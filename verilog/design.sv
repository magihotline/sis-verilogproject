==> flow/design.v <==
module FSMD(
  input reg inizia, input reg[1:0] primo, input reg[1:0] secondo, input reg clk, 
  output reg[1:0] manche, output reg [1:0] partita);
  reg [2:0] state = 3'b000;
  reg [2:0] next_state = 3'b000;
  reg [2:0] startend = 3'b000;
  reg control;
  always @(posedge clk)
    begin: UPDATE
      state = next_state;
    end
    reg obblig;
    reg [1:0] mv1;
    reg [1:0] mv2;
    reg [2:0] numero_manche;
    reg [4:0] nnm;  
    reg [4:0] conPrimo;
	initial begin
      manche = 2'b00;
      partita = 2'b00;
    end
  always @(state, inizia, control, manche, obblig) begin : FSM
    case(state)
      3'b000:
        if(control) begin
      	  next_state = state;
        end else begin
          partita = 2'b00;
          next_state = 3'b001;  
        end
      3'b001:
        if(~inizia && control == 1'b0 && (manche == 2'b00 || manche == 2'b11)) begin
          partita = 2'b00;
          next_state = state;
        end else if(~inizia && control == 1'b0 && manche==2'b01) begin
          partita = 2'b00;
          next_state = 3'b010;
        end else if(~inizia && control == 1'b0 && manche==2'b10) begin
          partita = 2'b00;
          next_state = 3'b011;
        end else if(control == 1'b1 || inizia == 1'b1) begin
          partita = 2'b11; 
          next_state = startend;
      	end
      3'b010:
        if(~inizia && control == 1'b0 && (manche==2'b00 || manche == 2'b11)) begin
          partita = 2'b00;
          next_state = 3'b010;
        end else if(~inizia && control == 1'b0 && manche==2'b01 && obblig) begin
          partita = 2'b00;
          next_state = 3'b100;
        end else if(~inizia && control == 1'b0 && manche==2'b10) begin
          partita = 2'b00;
          next_state = 3'b001;
        end else if(~inizia && manche == 2'b01 && ~obblig) begin
          partita = 2'b01;
          next_state = startend;
        end else if(control == 1'b1 || inizia) begin
          partita = 2'b11;
          next_state = startend;
        end
       3'b011:
         if(~inizia && control == 1'b0 && (manche==2'b00 || manche == 2'b11)) begin
           partita = 2'b00;
           next_state = state;
         end else if (~inizia && control == 1'b0 && manche==2'b01) begin
           partita = 2'b00;
           next_state = 3'b001;
         end else if (~inizia && control == 1'b0 && manche==2'b10 && obblig) begin
           partita = 2'b00;
           next_state = 3'b101;
         end else if(~inizia && manche == 2'b10 && ~obblig) begin
          partita = 2'b10; 
           next_state = startend;  
         end else if(control == 1'b1 || inizia) begin
           partita = 2'b11;
          next_state = startend;
        end
        3'b100:
          if(~inizia && control == 1'b0 && (manche==2'b00 || manche == 2'b11)) begin
            partita = 2'b00;
            next_state = state;
          end else if (~inizia && control == 1'b0 && manche==2'b01) begin
            partita = 2'b00;
            next_state = 3'b110;
          end else if (~inizia && control == 1'b0 && manche==2'b10) begin
            partita = 2'b00;
            next_state = 3'b010;
          end else if(~inizia && manche == 2'b01 && ~obblig) begin
            partita = 2'b01;
            next_state = startend;
          end else if(control == 1'b1 || inizia) begin
            partita = 2'b01;
            next_state = startend;
          end
      3'b101:
        if(~inizia && control == 1'b0 && (manche==2'b00 || manche == 2'b11)) begin
             partita = 2'b00;
             next_state = state;
        end else if (~inizia && control == 1'b0 && manche==2'b01) begin
             partita = 2'b00;
             next_state = 3'b011;
        end else if (~inizia && control == 1'b0 && manche==2'b10) begin
             partita = 2'b00;
             next_state = 3'b111;
        end else if(~inizia && manche == 2'b10 && ~obblig) begin
            partita = 2'b10;
          next_state = startend;
        end else if(control == 1'b1 || inizia) begin
            partita = 2'b10;
            next_state = startend;
          end
        3'b110:
          if(~inizia && control == 1'b0 && manche==2'b00) begin
              partita = 2'b00;
              next_state = state;
          end else if ((control == 1'b0 && (manche==2'b10 || manche == 2'b11 || manche == 2'b01)) || control == 1'b1 || inizia) begin
              partita = 2'b01;
            next_state = startend;
            end
        3'b111:
          if(~inizia && control == 1'b0 && manche==2'b00) begin
              partita = 2'b00;
              next_state = startend;
          end else if ((control == 1'b0 && (manche==2'b10 || manche == 2'b11 || manche == 2'b01)) || control == 1'b1 || inizia) begin
              partita = 2'b10;
            	next_state = startend;
          end
    endcase
  end  
always @(posedge clk) begin: DATAPATH
    if(inizia) begin  
      manche = 2'b00;
      partita = 2'b00;
      mv1=2'b00;      mv2=2'b00;
      case(primo)
        2'b00:
          conPrimo = 5'b00000;
        2'b01:
          conPrimo = 5'b00001;
        2'b10:
          conPrimo = 5'b00010;
        2'b11:
          conPrimo = 5'b00011;
      endcase
      nnm = (conPrimo + secondo) + 5'b00100;
      numero_manche = (conPrimo + secondo) + 5'b00100;
    end else begin  
        if(mv1 == primo || mv2 == secondo) begin  
            manche = 2'b00;
        end else begin
          case({primo, secondo})
          4'b1111, 4'b0101, 4'b1010: begin
            manche = 2'b11;
            mv1 = 2'b00;
            mv2 = 2'b00;
          end
          4'b0111, 4'b1001, 4'b1110: begin
            manche=2'b01;
            mv1 = primo;
            mv2 = 2'b00;
          end
          4'b1101, 4'b0110, 4'b1011: begin
            manche=2'b10;
            mv2=secondo;
            mv1=2'b00;
          end
            default:
            manche=2'b00;
          endcase
        end
      if(manche != 2'b00) begin
        numero_manche = numero_manche - 5'b00001;
      end  
      if(numero_manche > (nnm - 5'b00100)) begin
        obblig = 1'b1;
      end else begin 
        obblig = 1'b0; 
      end
      if(numero_manche == 5'b00000) begin
        control = 1'b1;
      end else begin
        control = 1'b0;
      end
    end
end
endmodule
Tool chain data of FSMD
What the tools print for FSMD, step after step.
Line numbers count from 1 in the design file above.
Operators: Yosys type, input widths -> output width; for muxes data width and select width s.
Cell names lack the library's common part.
{"block": "inputs", "design": "FSMD", "clk_port": "clk", "lib": "sky130hd", "lib_corner": "tt_025C_1v80"}

Elaborated design
Yosys after proc, flatten, opt, wreduce and memory -nomap, before mapping. Memory bits, and registers merged into a memory's read port (data or address), are not among the register bits. Print and check cells are not counted. Equal cells are merged and count once.
{"block": "bits", "in_bits": 6, "n_memories": 0, "ram_bits": 0, "romBits": 0, "clocked_rd_ports_x_width": 0, "latchBits": 0, "output_inout_bits": 4, "elab_cells": 30, "reg_bits": 6}
{"block": "classes", "cmp": 0, "n_logic": 1, "shift": 0, "addsub": 0, "mux": 5, "equal": 11, "n_reduce_logical": 10, "mul": 0, "div": 0}
{"block": "op_table", "operator": "$eq 4x4->1 const B", "count": 6}
{"block": "op_table", "operator": "$eq 4x3->1 const B", "count": 3}
{"block": "op_table", "operator": "$reduce_or 6->1", "count": 2}
{"block": "op_table", "operator": "$reduce_or 3->1", "count": 3}
{"block": "op_table", "operator": "$pmux 2 s2", "count": 2}
{"block": "op_table", "operator": "$pmux 2 s3", "count": 1}
{"block": "op_table", "operator": "$eq 2x2->1", "count": 2}
{"block": "op_table", "operator": "$reduce_and 2->1", "count": 2}
{"block": "op_table", "operator": "$reduce_bool 2->1", "count": 2}
{"block": "op_table", "operator": "$mux 2", "count": 2}
{"block": "op_table", "operator": "$logic_or 1x1->1", "count": 1}
{"block": "op_table", "operator": "$not 1->1", "count": 1}

Logic depth
Yosys ltp: most cells in a row. Word level: on the elaborated netlist, between registers, memories and ports. Mapped: between sequential cells and ports; inverters and the memories' decode and read muxes count.
{"block": "depth", "word_depth": 5, "abc_area": 0, "mapped_depth": 5, "mapped_depth_nobuf": 4}

After synthesis
Yosys stat after the flow's synthesis: flattened, memories mapped to cells. It holds for the ABC_AREA given above (unset counts as 0); a run with the other value may have another netlist.
{"block": "types", "cell_type": "dfxtp_1", "count": 6, "type_area_um2": 120.115}
{"block": "types", "cell_type": "xor2_2", "count": 4, "type_area_um2": 65.062}
{"block": "types", "cell_type": "buf_6", "count": 3, "type_area_um2": 33.782}
{"block": "types", "cell_type": "nand2b_1", "count": 4, "type_area_um2": 25.024}
{"block": "types", "cell_type": "buf_4", "count": 3, "type_area_um2": 22.522}
{"block": "types", "cell_type": "mux2_2", "count": 2, "type_area_um2": 22.522}
{"block": "types", "cell_type": "xnor2_1", "count": 2, "type_area_um2": 17.517}
{"block": "types", "cell_type": "a22oi_1", "count": 2, "type_area_um2": 15.014}
{"block": "types", "cell_type": "o22ai_2", "count": 1, "type_area_um2": 12.512}
{"block": "types", "cell_type": "o221a_2", "count": 1, "type_area_um2": 11.261}
{"block": "types", "cell_type": "a21oi_1", "count": 2, "type_area_um2": 10.01}
{"block": "types", "cell_type": "mux2i_1", "count": 1, "type_area_um2": 10.01}
{"block": "types", "cell_type": "nand3_1", "count": 2, "type_area_um2": 10.01}
{"block": "types", "cell_type": "nor3_1", "count": 2, "type_area_um2": 10.01}
{"block": "types", "cell_type": "o21ai_0", "count": 2, "type_area_um2": 10.01}
{"block": "types", "cell_type": "o22a_2", "count": 1, "type_area_um2": 10.01}
{"block": "types", "cell_type": "o32a_1", "count": 1, "type_area_um2": 10.01}
{"block": "types", "cell_type": "o32ai_1", "count": 1, "type_area_um2": 8.758}
Not listed: further types 7, cells in them 8.
{"block": "mapped", "seqArea_um2": 120.1, "ff_cells": 6, "synth_area_um2": 462.9, "stdcells": 48, "buf_cells": 6}

Timing after synthesis
Source: OpenSTA report_checks on the synthesized netlist (no wires, ideal clock, input and output delay 20% of the period each), path of least setup slack; recovery checks are left aside. Register names are those of the netlist, which keeps one name where synthesis merged equal registers.
{"block": "synth_timing", "path_type": "in2reg", "from": "input port primo[1]", "to": "register mv1[0]", "delay_ns": 0.882, "n_path_buf": 1, "in_delay_ns": 0.374, "t_arrival_ns": 1.186, "launch_ns": 0.374, "stages": 5, "required_ns": 1.800, "setup_ns": 0.070, "slack_ns": 0.614, "clock_period_ns": 1.87, "period_less_setup_slack_ns": 1.256}
"delay_ns" is the arrival time less input delay plus setup time.
"stages": output pins that drive a net of the path, with the launching flip-flop's if there is one; two outputs of one cell count as two.
"period_less_setup_slack_ns" = period - worst setup slack (recovery checks aside). The figure is calculated, with input and output delays left at 20% of the set period.
The rows between start and end are the longest chain of elaborated cells between them; the timing report does not say that the signal goes this way. Where chains are equally long, one stands for them.
Each line given opens the expression or statement behind the cell; cells for indexed reads and writes are added by Yosys, which also makes memories of some case tables.
A register here has more assigning lines than the two given.
{"block": "synth_via", "path_cell_list": "buf_6 > xor2_2 > o221a_2 > nand2b_1 > a21oi_1", "elab_chain_len": 4, "cone_cells": 17, "cone_lines": 2, "cone_classes": "10 x eq/ne; 1 x mux; 1 x logic; 5 x reduce/logical"}
{"block": "synth_lines", "element": "start, declared", "line_no": 2, "rtl": "input reg inizia, input reg[1:0] primo, input reg[1:0] secondo, input reg clk,"}
{"block": "synth_lines", "element": "$eq 4x4->1", "line_no": 152, "rtl": "case({primo, secondo})"}
{"block": "synth_lines", "element": "$reduce_or 6->1"}
{"block": "synth_lines", "element": "$reduce_bool 2->1"}
{"block": "synth_lines", "element": "$reduce_and 2->1"}
{"block": "synth_lines", "element": "end, assigned", "line_no": 155, "rtl": "mv1 = 2'b00;"}
{"block": "synth_lines", "element": "end, assigned", "line_no": 160, "rtl": "mv1 = primo;"}
{"block": "synth_lines", "element": "end, declared", "line_no": 13, "rtl": "reg [1:0] mv1;"}

Timing after layout
Path of least setup slack in the final report of run 2 (OpenROAD, finished layout, wires in). Where an end is a register, its clock arrival counts in the times.
{"block": "layout_timing", "path_type": "reg2reg", "from": "register mv2[0]", "to": "register mv1[1]", "t_arrival_ns": 1.31, "launch_ns": 0.23, "slack_ns": 0.05, "required_ns": 1.36, "setup_ns": 0.07, "stages": 5, "n_path_buf": 0, "clock_period_ns": 1.2}
The rows between start and end are the longest chain of elaborated cells between them; the timing report does not say that the signal goes this way. Where chains are equally long, one stands for them.
A register here has more assigning lines than the two given.
{"block": "layout_via", "path_cell_list": "dfxtp_2 > xor2_2 > o221a_2 > nand2b_1 > a21oi_1", "elab_chain_len": 4, "cone_cells": 4, "cone_lines": 1, "cone_classes": "1 x eq/ne; 1 x logic; 2 x reduce/logical"}
{"block": "layout_lines", "element": "start, declared", "line_no": 14, "rtl": "reg [1:0] mv2;"}
{"block": "layout_lines", "element": "start, assigned", "line_no": 135, "rtl": "mv1=2'b00;      mv2=2'b00;"}
{"block": "layout_lines", "element": "start, assigned", "line_no": 165, "rtl": "mv2=secondo;"}
{"block": "layout_lines", "element": "$eq 2x2->1", "line_no": 149, "rtl": "if(mv1 == primo || mv2 == secondo) begin"}
{"block": "layout_lines", "element": "$logic_or 1x1->1", "line_no": 149}
{"block": "layout_lines", "element": "$not 1->1"}
{"block": "layout_lines", "element": "$reduce_and 2->1"}
{"block": "layout_lines", "element": "end, assigned", "line_no": 155, "rtl": "mv1 = 2'b00;"}
{"block": "layout_lines", "element": "end, assigned", "line_no": 160, "rtl": "mv1 = primo;"}
{"block": "layout_lines", "element": "end, declared", "line_no": 13, "rtl": "reg [1:0] mv1;"}

==> runs of FSMD <==
Top module FSMD; platform sky130hd; tools Yosys and OpenROAD; 2 stored runs in no particular order. Input and output delays are each 20% of the period that was set; the output load is 0.01 pF.
"clock_period_reached_ns" means the clock period less the worst setup slack. The figure is calculated, with input and output delays left at 20% of the set period.
"worst_path_allowed_less_slack_ns" = time allowed to the worst setup path (clock period - input delay - output delay, where it has them) - its slack; a late launch clock adds to it, a late capture clock takes from it.
"power.total_uw": no workload was simulated; the value follows from the tool's default switching activity.

{"run": "run 1", "settings": { "period_ns": 1.21, "CORE_UTILIZATION": 61, "SETUP_SLACK_MARGIN": 0.1, "CELL_PAD_IN_SITES_GLOBAL_PLACEMENT": 0, "CELL_PAD_IN_SITES_DETAIL_PLACEMENT": 0, "ABC_AREA": 0, "GPL_ROUTABILITY_DRIVEN": 0, "CTS_CLUSTER_DIAMETER": 379, "SLEW_MARGIN": 20, "MIN_ROUTING_LAYER": "met1", "CAP_MARGIN": 20, "CORE_MARGIN": 2 }, "outcome": "stopped before the end: floorplanning reported PDN-0185"}
{"run": "run 2", "settings": { "period_ns": 1.2, "CORE_UTILIZATION": 21, "SETUP_SLACK_MARGIN": 0.23, "CORE_ASPECT_RATIO": 1.65, "CELL_PAD_IN_SITES_GLOBAL_PLACEMENT": 0, "GPL_ROUTABILITY_DRIVEN": 0, "CTS_CLUSTER_SIZE": 82, "MAX_ROUTING_LAYER": "met4", "CAP_MARGIN": 20, "CORE_MARGIN": 2, "SLEW_MARGIN": 20 }, "results": { "synth_area_um2": 462.9, "worst_path_allowed_less_slack_ns": 1.15, "worst_path_kind": "reg2reg", "post_route_stdcell_area_um2": 621.8, "final_setup_tns_ns": 0.000, "setup_worst_slack_ns": 0.050, "die_um2": 2607.8, "power.total_uw": 582.9, "clock_period_reached_ns": 1.150, "holdWs_ns": 0.489, "finish.utilization_frac": 0.303 }}
